==> flow/design.v <==
module slave
(
  input wire PWRITE,  
  input wire PCLK,   
  input wire PSEL,   
  input wire [31:0] PRWADDR,  
  input wire [31:0] PRWDATA,   
  output reg [31:0] PRWDATA1=0,  
  input wire PENABLE,    
  output reg PREADY = 0   
);
reg [31:0]count;
reg [31:0]max=31'd15;
always @(posedge PCLK)
begin
if(PRWADDR==32'b0000_0000_0000_0000_0000_0000_0000_0100) begin
        count <= PRWDATA;
        if (count < max) begin
            count <=count + 1;
				PRWDATA1<=count;
        end else if (count == max) begin
            count <= 0;  
				PRWDATA1<=count;
			end	
    end
end
always @(posedge PCLK) begin
  if(PSEL == 1'b1 && PENABLE == 1'b0 && PWRITE == 1'b0) begin 
    PREADY = 0; 
  end
  else if(PSEL == 1'b1 && PENABLE == 1'b1 && PWRITE == 1'b0) begin 
    PREADY = 1;
  end
  else if(PSEL == 1'b1 && PENABLE == 1'b0 && PWRITE == 1'b1) begin 
    PREADY = 0; 
  end
  else if(PSEL == 1'b1 && PENABLE == 1'b1 && PWRITE == 1'b1) begin 
    PREADY = 1;
  end
  else begin
    PREADY = 0;
  end
end
endmodule
## Tool chain data of slave

Tool output for the design above, in the order of the flow.
Line numbers count from 1 in the design file above.
Not given: n/a

| inputs | value |
|---|---|
| top module | slave |
| clock input | PCLK |
| standard-cell library | sky130hd |
| timing corner | tt_025C_1v80 |

## Word level

Counts by Yosys on the flattened word-level netlist (proc, flatten, opt, wreduce; memories kept). Register bits leave out memories and registers merged into their read ports (data or address). Print and check cells are left out. Cells with the same type and inputs are merged into one.

| word-level totals | value |
|---|---|
| cells after elaboration | 24 |
| output and inout port bits | 33 |
| input bits | 68 |
| bits in registers | 65 |

| operators by class | value |
|---|---|
| mux-type cells | 7 |
| eq/ne operators | 2 |
| bitwise gates (word level) | 2 |
| reduce/logical cells | 8 |
| magnitude comparators | 1 |
| $add $sub $neg | 1 |

Operators with widths:

| kind | number |
|---|---|
| 32-bit two-way mux | 4 |
| 32-bit by 1-bit adder with 32-bit output with constant B | 1 |
| 32-bit by 3-bit == test with 1-bit output with constant B | 1 |
| 32-bit by 4-bit less-than comparator with 1-bit output with constant B | 1 |
| 32-bit by 4-bit == test with 1-bit output with constant B | 1 |
| 1-bit logical AND | 6 |
| 1-bit two-way mux | 3 |
| 1-bit NOT | 2 |
| 2-bit AND reduction | 1 |
| 2-bit nonzero test | 1 |

## Logic depth

Yosys ltp: most cells in a row. Word level: on the elaborated netlist, between registers, memories and ports. Mapped: between sequential cells and ports; inverters and the memories' decode and read muxes count.

| depth | value |
|---|---|
| depth in word-level cells | 5 |
| ABC_AREA | 0 |
| gate-level depth with buffers | 5 |
| depth with buffers taken out | 5 |

## After synthesis

Source: synth_stat.txt of the flow (Yosys; design flattened, memories mapped). It holds for the ABC_AREA given above (unset counts as 0); a run with the other value may have another netlist.
The area totals of this step are shown rounded.

Cells by type:

| cell type | number | total area (um^2) |
|---|---|---|
| sky130_fd_sc_hd__edfxtp_1 | 64 | 1.92E+03 |
| sky130_fd_sc_hd__nor2b_1 | 28 | 175.168 |
| sky130_fd_sc_hd__nor4_1 | 15 | 93.84 |
| sky130_fd_sc_hd__mux2_1 | 2 | 22.522 |
| sky130_fd_sc_hd__dfxtp_1 | 1 | 20.019 |
| sky130_fd_sc_hd__nand4_1 | 3 | 18.768 |
| sky130_fd_sc_hd__nand3_1 | 3 | 15.014 |
| sky130_fd_sc_hd__o21ai_0 | 3 | 15.014 |
| sky130_fd_sc_hd__ha_1 | 1 | 12.512 |
| sky130_fd_sc_hd__buf_6 | 1 | 11.261 |
| sky130_fd_sc_hd__mux2_2 | 1 | 11.261 |
| sky130_fd_sc_hd__buf_2 | 2 | 10.01 |
| sky130_fd_sc_hd__nor4b_1 | 1 | 8.758 |
| sky130_fd_sc_hd__xor2_1 | 1 | 8.758 |
| sky130_fd_sc_hd__o31ai_1 | 1 | 7.507 |
| sky130_fd_sc_hd__a31oi_1 | 1 | 6.256 |
| sky130_fd_sc_hd__and2_1 | 1 | 6.256 |
| sky130_fd_sc_hd__nor2_2 | 1 | 6.256 |

Not listed: further types 4, cells in them 4.

| synthesis totals | value |
|---|---|
| cell count | 134 |
| mapped flip-flops | 65 |
| buffer cells | 3 |
| mapped area | 2400 um^2 |
| sequential part of the area | 1900 um^2 |

## Path before layout

Source: OpenSTA report_checks on the synthesized netlist (no wires, ideal clock, input and output delay 20% of the period each), path of least setup slack; recovery checks are left aside. Register names are those of the netlist, which keeps one name where synthesis merged equal registers.

| timing after synthesis | value |
|---|---|
| kind | input-to-reg |
| start point | input port PRWADDR[24] |
| end point | register PRWDATA1[0] |
| driving pins on the path | 3 |
| path slack | -0.184 ns |
| arrival time | 4.483 ns |
| period | 4.8 ns |
| setup time | 0.501 ns |
| data required time | 4.299 ns |
| external input delay | 0.960 ns |
| path delay | 4.024 ns |
| launch time at the first pin | 0.960 ns |
| path buffers | 0 |
| synthesis period reached | 4.984 ns |

"path delay" is the arrival time less input delay plus setup time.
"driving pins on the path" counts driving pins, that of a launching flip-flop among them; a cell with two outputs on the path counts twice.
"synthesis period reached" = period - worst setup slack (recovery checks aside). The figure is calculated, with input and output delays left at 20% of the set period.
The rows between start and end are the longest chain of elaborated cells between them; the timing report does not say that the signal goes this way. Where chains are equally long, one stands for them.
Each line given opens the expression or statement behind the cell; cells for indexed reads and writes are added by Yosys, which also makes memories of some case tables.

| on the way, after synthesis | value |
|---|---|
| path through | sky130_fd_sc_hd__nor4_1 > sky130_fd_sc_hd__nand4_1 > sky130_fd_sc_hd__nor4_1 |
| length of the longest elaborated chain | 2 |
| elaborated cells between the ends (all ways) | 2 |
| RTL lines with such cells | 1 |
| those cells by class | eq/ne: 1; reduce/logical: 1 |

RTL lines, path after synthesis:

| what | line | source |
|---|---|---|
| from (decl) | 6 | `input wire [31:0] PRWADDR,` |
| 32-bit by 3-bit == test with 1-bit output | 16 | `if(PRWADDR==32'b0000_0000_0000_0000_0000_0000_0000_0100) begin` |
| 2-bit AND reduction | n/a |  |
| to (assign) | 20 | `PRWDATA1<=count;` |
| to (assign) | 23 | `PRWDATA1<=count;` |
| to (decl) | 8 | `output reg [31:0] PRWDATA1=0,` |

## Path in the finished layout

From the final timing report of flow run 1: the path of least setup slack in the routed layout; clock arrival at registers is part of the times.

| timing after layout | value |
|---|---|
| kind | input-to-reg |
| start point | input port PRWADDR[1] |
| end point | register count[25] |
| arrival time | 2.72 ns |
| path slack | 1.97 ns |
| external input delay | 0.94 ns |
| driving pins on the path | 5 |
| period | 4.7 ns |
| launch time at the first pin | 0.94 ns |
| setup time | 0.32 ns |
| data required time | 4.69 ns |
| path buffers | 2 |

The rows between start and end are the longest chain of elaborated cells between them; the timing report does not say that the signal goes this way. Where chains are equally long, one stands for them.
At most two assigning lines are given for a register; there are more.

| on the way, after layout | value |
|---|---|
| path through | sky130_fd_sc_hd__clkdlybuf4s50_1 > sky130_fd_sc_hd__nor4b_1 > sky130_fd_sc_hd__nand4_1 > sky130_fd_sc_hd__nor2_2 > sky130_fd_sc_hd__buf_4 |
| length of the longest elaborated chain | 1 |
| elaborated cells between the ends (all ways) | 1 |
| RTL lines with such cells | 1 |
| those cells by class | eq/ne: 1 |

RTL lines, path after layout:

| what | line | source |
|---|---|---|
| from (decl) | 6 | `input wire [31:0] PRWADDR,` |
| 32-bit by 3-bit == test with 1-bit output | 16 | `if(PRWADDR==32'b0000_0000_0000_0000_0000_0000_0000_0100) begin` |
| to (assign) | 17 | `count <= PRWDATA;` |
| to (assign) | 19 | `count <=count + 1;` |
| to (decl) | 12 | `reg [31:0]count;` |

Data sheet: physical implementation of slave

Flow measurements of slave on sky130hd: 2 stored runs with different settings, listed in no order. Input and output delays are each 20% of the period that was set; the output load is 0.01 pF.
By "worst setup path time" is meant the share of the clock period that the worst setup path is allowed (20% is reserved at inputs, 20% at outputs), minus its slack. Clock arrival times at its registers enter into it.
By "overall power" is meant OpenSTA's value without simulated activity: inputs other than the clock are taken to toggle once in ten clock periods, and the tool carries that through the logic.
Measured values are rounded.
A setting shown as . is not set for that run.

| stored run | period_ns | CAP_MARGIN | CORE_MARGIN | CORE_UTILIZATION | SLEW_MARGIN | SETUP_SLACK_MARGIN | PLACE_DENSITY | TNS_END_PERCENT | ABC_AREA | GPL_TIMING_DRIVEN | GPL_ROUTABILITY_DRIVEN | CTS_CLUSTER_DIAMETER | MIN_ROUTING_LAYER | area of the standard cells in the finished layout (um^2) | setup slack of the worst path (ns) | worst hold slack (ns) | worst setup path time (ns) | kind of the worst setup path | total negative setup slack (ns) | die footprint (um^2) | overall power (mW) | cell area after synthesis (um^2) |
|---|---|---|---|---|---|---|---|---|---|---|---|---|---|---|---|---|---|---|---|---|---|---|
| flow run 1 | 4.7 | 20 | 2 | 40 | 20 | . | . | . | . | . | . | . | . | 3700 | 2.0 | 0.45 | 1.79 | input-to-reg | 0.000 | 6600 | 1.1 | 2400 |
| flow run 2 | 3.63 | 20 | 2 | 37 | 20 | 0.18 | 0.59 | 60 | 0 | 0 | 0 | 367 | met1 | 3700 | 0.98 | 0.45 | 1.92 | input-to-reg | 0.000 | 7100 | 1.5 | 2400 |
